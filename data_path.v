==> flow/design.v <==
`timescale 1ns / 1ps
module ALU(out,in0,in1,sel);
 input [15:0]in0,in1;
 input sel;
 output reg [15:0]out;
 always @(*)
  begin
   if(sel) out<=in0+in1;
   else if(!sel) out<=in0-in1;
  end	
endmodule
`timescale 1ns / 1ps
module counter(dout,dec,ld,clk);
  input dec,ld,clk;
  output reg [4:0] dout;
  always @(posedge clk)
   begin
	if(dec) dout<=dout-1;
	else if (ld) dout<= 5'b10000;
	end
endmodule
`timescale 1ns / 1ps
module data_path(data_in,clk,lda,clra,sfta,ldq,sftq,clrq,clrff,ldm,addsub,dec,ldcnt,qm1,eqz);
  input lda,ldq,ldm,clra,dec,ldcnt,clrq,clrff,sfta,sftq,addsub,clk;
  input [15:0] data_in;
  output qm1,eqz;
  wire [15:0] A,M,Q,Z;
  wire [4:0]count;
  assign eqz = ~|count; 
  shiftreg AR (A, Z, A[15], clk, lda, clra, sfta);
  shiftreg QR (Q,data_in ,A[0],clk,ldq,clrq,sftq);
  dff      QM (Q[0],qm1,clk,clrff);
  pipo     MR (M,data_in,clk,ldm);
  ALU      AS (Z,A,M,addsub);
  counter  CN (count,dec,ldcnt,clk);
endmodule
`timescale 1ns / 1ps
module dff(d,q,clk,clr);
 input d,clk,clr;
 output reg q;
 always @(posedge clk)
  begin
  if(clr) q<=0;
  else q<=d;
  end
endmodule
`timescale 1ns / 1ps
module pipo(dout,din,clk,ld);
  input [15:0]din;
  input ld,clk;
  output reg [15:0] dout;
   always @(posedge clk)
   if(ld) dout<=din;
endmodule
`timescale 1ns / 1ps
module shiftreg(dout,din,s_in,clk,ld,clr,sft );
  input s_in,clk,ld,clr,sft;
  input [15:0] din;
  output reg [15:0] dout;
  always@(posedge clk)
   begin
	 if(clr) dout<=0;
	 else if(ld) dout<=din;
	 else if(sft) dout<={s_in,dout[15:1]};
	 end
endmodule
# From RTL to reports: data_path
# Tool output for the design above, in the order of the flow.
# Lines are those of the file above, counted from 1.
# Operators carry their Yosys type and port widths (W data, S select, Z words).
# Cell names lack the library's common part.
# The mark -- stands for no value.
# design
top	data_path
clock_port	clk
cell_library	sky130hd
pvt_corner	tt_025C_1v80

# Word-level counts
# Yosys after proc, flatten, opt, wreduce and memory -nomap, before mapping. Memory bits, and registers merged into a memory's read port (data or address), are not among the register bits. Print and check cells are not counted. Equal cells are merged and count once.
# bits
elab_cells	21
ff_bits	54
out_inout_bits	2
input_bits	28
# classes
addsub	3
reduce_logical	5
n_mux	7
# op_table
cell	count
$mux W16	4
$add A16 B16 Y16	1
$sub A16 B16 Y16	1
$mux W15	1
$mux W5	2
$reduce_bool A2 Y1	3
$sub A5 B1 Y5 const B	1
$reduce_or A5 Y1	1
$logic_not A1 Y1	1

# Longest topological paths
# Longest topological path by Yosys (ltp), each cell counted once; first at word level (registers and memories cut), then after technology mapping (sequential cells cut; the memories' decode and read muxes count).
# logic_depth
ltp_word	3
ABC_AREA	0
mapped_depth	13
ltp_nobuf	12

# Netlist
# The flow's flattened synthesis, as Yosys stat reports it; memories are mapped. The netlist is that of the ABC_AREA named above (0 if unset); the other value can give another one.
# The area totals of this step are shown rounded.
# synth_totals
area_um2	3310
buffers	17
ffs	54
seqArea_um2	1290
cells	356
# by_type
type	count	type_area_um2
dfxtp_1	33	660.634
edfxtp_1	21	630.605
ha_1	21	262.752
mux2i_1	25	250.24
nor2_1	63	236.477
a21oi_1	34	170.163
a211oi_1	21	157.651
xor2_1	18	157.651
xnor2_1	9	78.826
nor2b_1	11	68.816
a21o_1	6	45.043
nor3_1	9	45.043
o21ai_0	9	45.043
clkbuf_1	10	37.536
inv_1	9	33.782
nand2_1	9	33.782
o41ai_4	1	27.526
nor4_2	2	25.024
# Other cell types: 32; their cells: 45.
# The figures by module come from a second, unflattened synthesis with its own total; it is not the netlist above.
# unflattened
cells_unflattened	325
area_unflattened_um2	3470
# Each row is one instance without its submodules.
# by_module
module	mod_area_um2	mod_seq_area_um2	instances	n_cells
shiftreg	806	320	2	71
ALU	1080	0.0	1	143
pipo	480	480	1	16
counter	255	150	1	20
dff	33.8	20.0	1	2
data_path	11.3	0.0	1	2

# Worst setup path after synthesis
# Source: OpenSTA report_checks on the synthesized netlist (no wires, ideal clock, input and output delay 20% of the period each), path of least setup slack; recovery checks are left aside. Register names are those of the netlist, which keeps one name where synthesis merged equal registers.
# synth_timing
kind	input to register
startpoint	in addsub
endpoint	reg AR.dout[15]
t_required_ps	3346
input_delay_ps	682
launch_ps	682
setup_time_ps	64
delay_ps	2444
stages	11
arrival_ps	3062
path_buffers	2
setup_slack_ps	284
clock_period_ps	3410
period_less_setup_slack_ps	3126
# "delay_ps" is the arrival time less input delay plus setup time.
# "stages": output pins that drive a net of the path, with the launching flip-flop's if there is one; two outputs of one cell count as two.
# "period_less_setup_slack_ps" = period - worst setup slack (recovery checks aside). The figure is calculated, with input and output delays left at 20% of the set period.
# Between the ends stands the longest chain of elaborated cells between them, by number of cells; it is not shown to be the way that was timed. Of several equally long chains one is given.
# A line is the first line of the expression or statement that the cell stems from. Yosys adds cells for indexed reads and writes and turns some case tables into memories.
# At most two assigning lines are given for a register; there are more.
# synth_between
path_cell_list	clkbuf_2 > clkbuf_1 > nor2_1 > xor2_1 > ha_1 > o21ai_0 > o21bai_1 > a22oi_1 > o31ai_1 > mux4_2 > nand4_1
elab_chain_cells	2
cells_between	2
lines_between	2
classes_between	mux: 2
# synth_rtl
element	line_no	text
from (decl)	24	input lda,ldq,ldm,clra,dec,ldcnt,clrq,clrff,sfta,sftq,addsub,clk;
$mux W16	--
$mux W16	63	else if(ld) dout<=din;
to (assign)	63
to (assign)	64	else if(sft) dout<={s_in,dout[15:1]};
to (decl)	59	output reg [15:0] dout;

# Worst path after layout
# From the final timing report of entry A: the path of least setup slack in the routed layout; clock arrival at registers is part of the times.
# The report prints the path's times to 10 ps; the period is as set.
# layout_timing
kind	register to register
startpoint	reg MR.dout[4]
endpoint	reg AR.dout[15]
t_required_ps	4610
setup_slack_ps	1140
stages	12
clock_period_ps	4360
path_buffers	0
setup_time_ps	50
launch_ps	300
arrival_ps	3480
# Between the ends stands the longest chain of elaborated cells between them, by number of cells; it is not shown to be the way that was timed. Of several equally long chains one is given.
# At most two assigning lines are given for a register; there are more.
# layout_between
path_cell_list	edfxtp_1 > nor4_4 > and2_2 > a21oi_1 > xor2_1 > ha_1 > a211oi_2 > o21ai_0 > a221oi_2 > o31ai_2 > or3_2 > nand4_1
elab_chain_cells	3
cells_between	4
lines_between	3
classes_between	add/sub: 2; mux: 2
# layout_rtl
element	line_no	text
from (decl)	51	output reg [15:0] dout;
from (assign)	53	if(ld) dout<=din;
$sub A16 B16 Y16	9	else if(!sel) out<=in0-in1;
$mux W16	--
$mux W16	63	else if(ld) dout<=din;
to (assign)	63
to (assign)	64	else if(sft) dout<={s_in,dout[15:1]};
to (decl)	59	output reg [15:0] dout;

# data_path through Yosys and OpenROAD on sky130hd: 2 stored runs, unordered, with their settings and measured results. The constraints put input and output delay at 20% of the set period each and load the outputs with 0.01 pF.
# "period_less_ws_ps" is the run's clock period less its worst setup slack. It is reckoned from that one timing run; input and output delays stay at 20% of the period that was set.
# "worstPathTime_ps": the worst setup path's part of the clock period (all of it between registers, 20% less for each end at a port) less its slack. A launch clock that arrives late makes it longer, a capture clock that arrives late makes it shorter.
# "power_mw": no workload was simulated; the value follows from the tool's default switching activity.
# "worstPathTime_ps" is given in steps of 10 ps.
# The measured numbers are rounded.
# Among the settings, - means not set for that run.
run name	period_ns	CORE_UTILIZATION	SETUP_SLACK_MARGIN	PLACE_DENSITY_LB_ADDON	CELL_PAD_IN_SITES_GLOBAL_PLACEMENT	GPL_TIMING_DRIVEN	GPL_ROUTABILITY_DRIVEN	CTS_CLUSTER_SIZE	CAP_MARGIN	CORE_MARGIN	SLEW_MARGIN	CELL_PAD_IN_SITES_DETAIL_PLACEMENT	TNS_END_PERCENT	ABC_AREA	CTS_CLUSTER_DIAMETER	MAX_ROUTING_LAYER	synthesis_area_um2	die_area_um2	post_route_util_frac	timing.setup.ws_ps	hold_worst_slack_ps	power_mw	period_less_ws_ps	worstPathTime_ps	critical_path_type
entry A	4.36	43	1.09	0.24	2	0	1	11	20	2	20	-	-	-	-	-	3310	8420	0.509	1140	483	1.44	3224	3220	register to register
entry B	1.81	36	-	-	-	0	-	61	20	2	25	2	95	0	380	met5	3310	9980	0.553	-1850	384	4.81	3656	3660	register to register
